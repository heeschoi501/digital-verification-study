==> flow/design.v <==
module scanner_main_controller #(
    parameter integer LOT_SIZE = 25   
)(
    input  wire        clk,
    input  wire        reset,
    input  wire        start_op,
    input  wire        safety_sensor,    
    input  wire        wl_ready,
    input  wire        rl_ready,
    input  wire        ws_done,
    input  wire        rs_done,
    input  wire        env_ok,
    output reg         cmd_wl_load,
    output reg         cmd_wl_unload,
    output reg         cmd_rl_load,
    output reg         cmd_rl_unload,
    output reg         cmd_ws_calib,
    output reg         cmd_ws_align,
    output reg         cmd_ws_scan,
    output reg         cmd_rs_calib,
    output reg         cmd_rs_scan,
    output reg         cmd_source_active,
    output reg  [3:0]  process_state,    
    output reg  [7:0]  wafer_index       
);
    localparam [3:0] IDLE      = 4'd0;
    localparam [3:0] ENV_CHECK = 4'd1;
    localparam [3:0] LOAD_RET  = 4'd2;
    localparam [3:0] LOAD_WFR  = 4'd3;
    localparam [3:0] SETUP     = 4'd4;
    localparam [3:0] ALIGN     = 4'd5;
    localparam [3:0] EXPOSE    = 4'd6;
    localparam [3:0] UNLOAD    = 4'd7;
    localparam [3:0] ERROR     = 4'd15;
    localparam [7:0] LOT_SIZE_U8 = LOT_SIZE[7:0];
    reg [3:0] state, next_state;
    reg [7:0] next_wafer_index;
    always @(posedge clk or posedge reset) begin
        if (reset) begin
            state         <= IDLE;
            process_state <= IDLE;
            wafer_index   <= 8'd0;
        end else begin
            state         <= next_state;
            process_state <= next_state;
            wafer_index   <= next_wafer_index;
        end
    end
    always @(*) begin
        next_state        = state;
        next_wafer_index  = wafer_index;
        cmd_wl_load       = 1'b0;
        cmd_wl_unload     = 1'b0;
        cmd_rl_load       = 1'b0;
        cmd_rl_unload     = 1'b0;
        cmd_ws_calib      = 1'b0;
        cmd_ws_align      = 1'b0;
        cmd_ws_scan       = 1'b0;
        cmd_rs_calib      = 1'b0;
        cmd_rs_scan       = 1'b0;
        cmd_source_active = 1'b0;
        case (state)
            IDLE: begin
                next_wafer_index = 8'd0;
                if (start_op) begin
                    next_state = ENV_CHECK;
                end
            end
            ENV_CHECK: begin
                if (env_ok) begin
                    next_state = LOAD_RET;
                end
            end
            LOAD_RET: begin
                cmd_rl_load = 1'b1;
                if (rl_ready) begin
                    next_state = LOAD_WFR;
                end
            end
            LOAD_WFR: begin
                cmd_wl_load = 1'b1;
                if (wl_ready) begin
                    next_state = SETUP;
                end
            end
            SETUP: begin
                cmd_ws_calib = 1'b1;
                cmd_rs_calib = 1'b1;
                if (ws_done && rs_done) begin
                    next_state = ALIGN;
                end
            end
            ALIGN: begin
                cmd_ws_align = 1'b1;
                if (ws_done) begin
                    next_state = EXPOSE;
                end
            end
            EXPOSE: begin
                cmd_ws_scan       = 1'b1;
                cmd_rs_scan       = 1'b1;
                cmd_source_active = 1'b1;
                if (safety_sensor) begin
                    next_state = ERROR;
                end else if (ws_done && rs_done) begin
                    next_state = UNLOAD;
                end
            end
            UNLOAD: begin
                cmd_wl_unload = 1'b1;
                if (wafer_index == LOT_SIZE_U8 - 1) begin
                    cmd_rl_unload = 1'b1;
                end
                if (wl_ready && 
                    ((wafer_index == LOT_SIZE_U8 - 1 && rl_ready) ||
                     (wafer_index != LOT_SIZE_U8 - 1))) begin
                    if (wafer_index == LOT_SIZE_U8 - 1) begin
                        next_state       = IDLE;
                        next_wafer_index = 8'd0;
                    end else begin
                        next_wafer_index = wafer_index + 8'd1;
                        next_state       = LOAD_WFR;   
                    end
                end
            end
            ERROR: begin
                next_state       = ERROR;
                next_wafer_index = wafer_index;
            end
            default: begin
                next_state       = IDLE;
                next_wafer_index = 8'd0;
            end
        endcase
    end
endmodule
# Reports on scanner_main_controller
# What the tools print for scanner_main_controller, step after step.
# Line numbers count from 1 in the design file above.
# Cell names lack the library's common part.
# A cell with n/a has no value.
[design] design="scanner_main_controller" clk_port="clk" lib="sky130hd" corner="tt_025C_1v80"

# Elaborated design
# Source: Yosys, flattened and elaborated, memories not mapped. Widths are those after wreduce. Registers that Yosys merges into a memory's read port (data or address) are not register bits. Print and check cells do not count. Equal cells are merged and count once.
[bits] reg_bits=12 input_bits=9 output_inout_bits=22
[op_classes] addsub=1 n_eq=18 n_mux=22 n_logic=1 reduce_logical=8
[op_table] cell="4-bit parallel mux with 9-bit select" n=1
[op_table] cell="4-bit 2-to-1 mux" n=9
[op_table] cell="4-bit by 3-bit equality test with 1-bit output with constant B" n=4
[op_table] cell="8-bit parallel mux with 2-bit select" n=1
[op_table] cell="8-bit 2-to-1 mux" n=2
[op_table] cell="2-bit != test with constant B" n=7
[op_table] cell="4-bit by 2-bit equality test with 1-bit output with constant B" n=2
[op_table] cell="8-bit by 1-bit adder with 8-bit output with constant B" n=1
[op_table] cell="8-bit by 5-bit equality test with 1-bit output with constant B" n=1
[op_table] cell="8-bit by 5-bit != test with 1-bit output with constant B" n=1
[op_table] cell="8-bit AND reduction" n=1
[op_table] cell="1-bit 2-to-1 mux" n=8
[op_table] cell="7-bit OR reduction" n=1
[op_table] cell="4-bit by 1-bit equality test with 1-bit output with constant B" n=1
[op_table] cell="4-bit equality test with constant B" n=1
[op_table] cell="4-bit zero test" n=1
[op_table] cell="1-bit logical AND" n=3
[op_table] cell="3-bit != test with constant B" n=1
[op_table] cell="2-bit AND reduction" n=1
[op_table] cell="2-bit 2-to-1 mux" n=1
[op_table] cell="1-bit logical OR" n=1
[op_table] cell="1-bit inverter" n=1

# Depth
# Yosys ltp: most cells in a row. Word level: on the elaborated netlist, between registers, memories and ports. Mapped: between sequential cells and ports; inverters and the memories' decode and read muxes count.
[logic_depth] depth_word=6 abc_area=0 ltp_mapped=7 mapped_depth_nobuf=7

# Netlist
# Source: synth_stat.txt of the flow (Yosys; design flattened, memories mapped). It holds for the ABC_AREA given above (unset counts as 0); a run with the other value may have another netlist.
# Totals and module areas in this step are rounded.
[synth_totals] cells=108 yosys_area_um2=910 sequential_area_um2=300 ffs=12 n_buf=7
[by_type] cell_type="dfrtp_1" n=12
[by_type] cell_type="nor2_1" n=11
[by_type] cell_type="o21ai_1" n=8
[by_type] cell_type="nand3_1" n=7
[by_type] cell_type="nand2_1" n=9
[by_type] cell_type="mux2_4" n=2
[by_type] cell_type="o41ai_4" n=1
[by_type] cell_type="ha_1" n=2
[by_type] cell_type="nor2b_1" n=4
[by_type] cell_type="buf_4" n=3
[by_type] cell_type="o211ai_1" n=3
[by_type] cell_type="a21oi_1" n=4
[by_type] cell_type="inv_1" n=4
[by_type] cell_type="o21ai_0" n=3
[by_type] cell_type="or4b_4" n=1
[by_type] cell_type="and3_1" n=2
[by_type] cell_type="nand2b_1" n=2
[by_type] cell_type="o22ai_1" n=2
# Not listed: further types 26, cells in them 28.

# Timing after synthesis
# Path of least setup slack by OpenSTA after synthesis, without wires, with an ideal clock, recovery checks aside; 20% of the period is set as input and as output delay. Where synthesis merged equal registers, the netlist keeps one of their names.
[synth_timing] path_type="flip-flop to output port" startpoint="register wafer_index[0]" endpoint="output cmd_rl_unload" period_ns=3.38 launch_ns=0.000 arrival_time_ns=1.698 t_required_ns=2.704 setup_slack_ns=1.006 delay_ns=1.698 driving_pins=6 path_buffers=0 period_less_setup_slack_ns=2.374
# "delay_ns" = arrival - input delay + setup time.
# At an output port there is no setup time.
# "driving_pins" counts driving pins, that of a launching flip-flop among them; a cell with two outputs on the path counts twice.
# "period_less_setup_slack_ns" is the clock period less the worst setup slack; recovery checks do not enter. This is arithmetic on one report: input and output delays are still those of the set period (20% each).
# The rows between start and end are the longest chain of elaborated cells between them; the timing report does not say that the signal goes this way. Where chains are equally long, one stands for them.
# A line is the first line of the expression or statement that the cell stems from. Yosys adds cells for indexed reads and writes and turns some case tables into memories.
[synth_between] cell_sequence="dfrtp_1 -> inv_1 -> ha_1 -> or4b_4 -> or3_4 -> nor2_1" elab_chain_len=3
[synth_lines] element="start: declaration" line=24 rtl="output reg  [7:0]  wafer_index"
[synth_lines] element="start: assignment" line=42 rtl="wafer_index   <= 8'd0;"
[synth_lines] element="start: assignment" line=46 rtl="wafer_index   <= next_wafer_index;"
[synth_lines] element="8-bit by 5-bit equality test with 1-bit output" line=111 rtl="if (wafer_index == LOT_SIZE_U8 - 1) begin"
[synth_lines] element="1-bit 2-to-1 mux" line=111
[synth_lines] element="1-bit 2-to-1 mux" line=62 rtl="case (state)"
[synth_lines] element="end: declaration" line=16 rtl="output reg         cmd_rl_unload,"

Subject: scanner_main_controller on sky130hd, stored results

Hello all,

Top module scanner_main_controller; platform sky130hd; tools Yosys and OpenROAD; 2 stored runs in no particular order. Input and output delays are each 20% of the period that was set; the output load is 0.01 pF.
[run A] settings: period_ns=2.05, CORE_UTILIZATION=64, PLACE_DENSITY_LB_ADDON=0.08, CORE_MARGIN=10, CELL_PAD_IN_SITES_DETAIL_PLACEMENT=2, GPL_ROUTABILITY_DRIVEN=1, CAP_MARGIN=40, SLEW_MARGIN=20
[run A] result: did not finish, placement stopped with FLW-0024
[run B] settings: period_ns=2.7, CORE_UTILIZATION=67, SETUP_SLACK_MARGIN=-0.14, PLACE_DENSITY_LB_ADDON=0.04, CORE_MARGIN=9, GPL_ROUTABILITY_DRIVEN=0, CTS_CLUSTER_SIZE=27, SLEW_MARGIN=10, CAP_MARGIN=20
[run B] result: did not finish, placement stopped with FLW-0024

Thanks
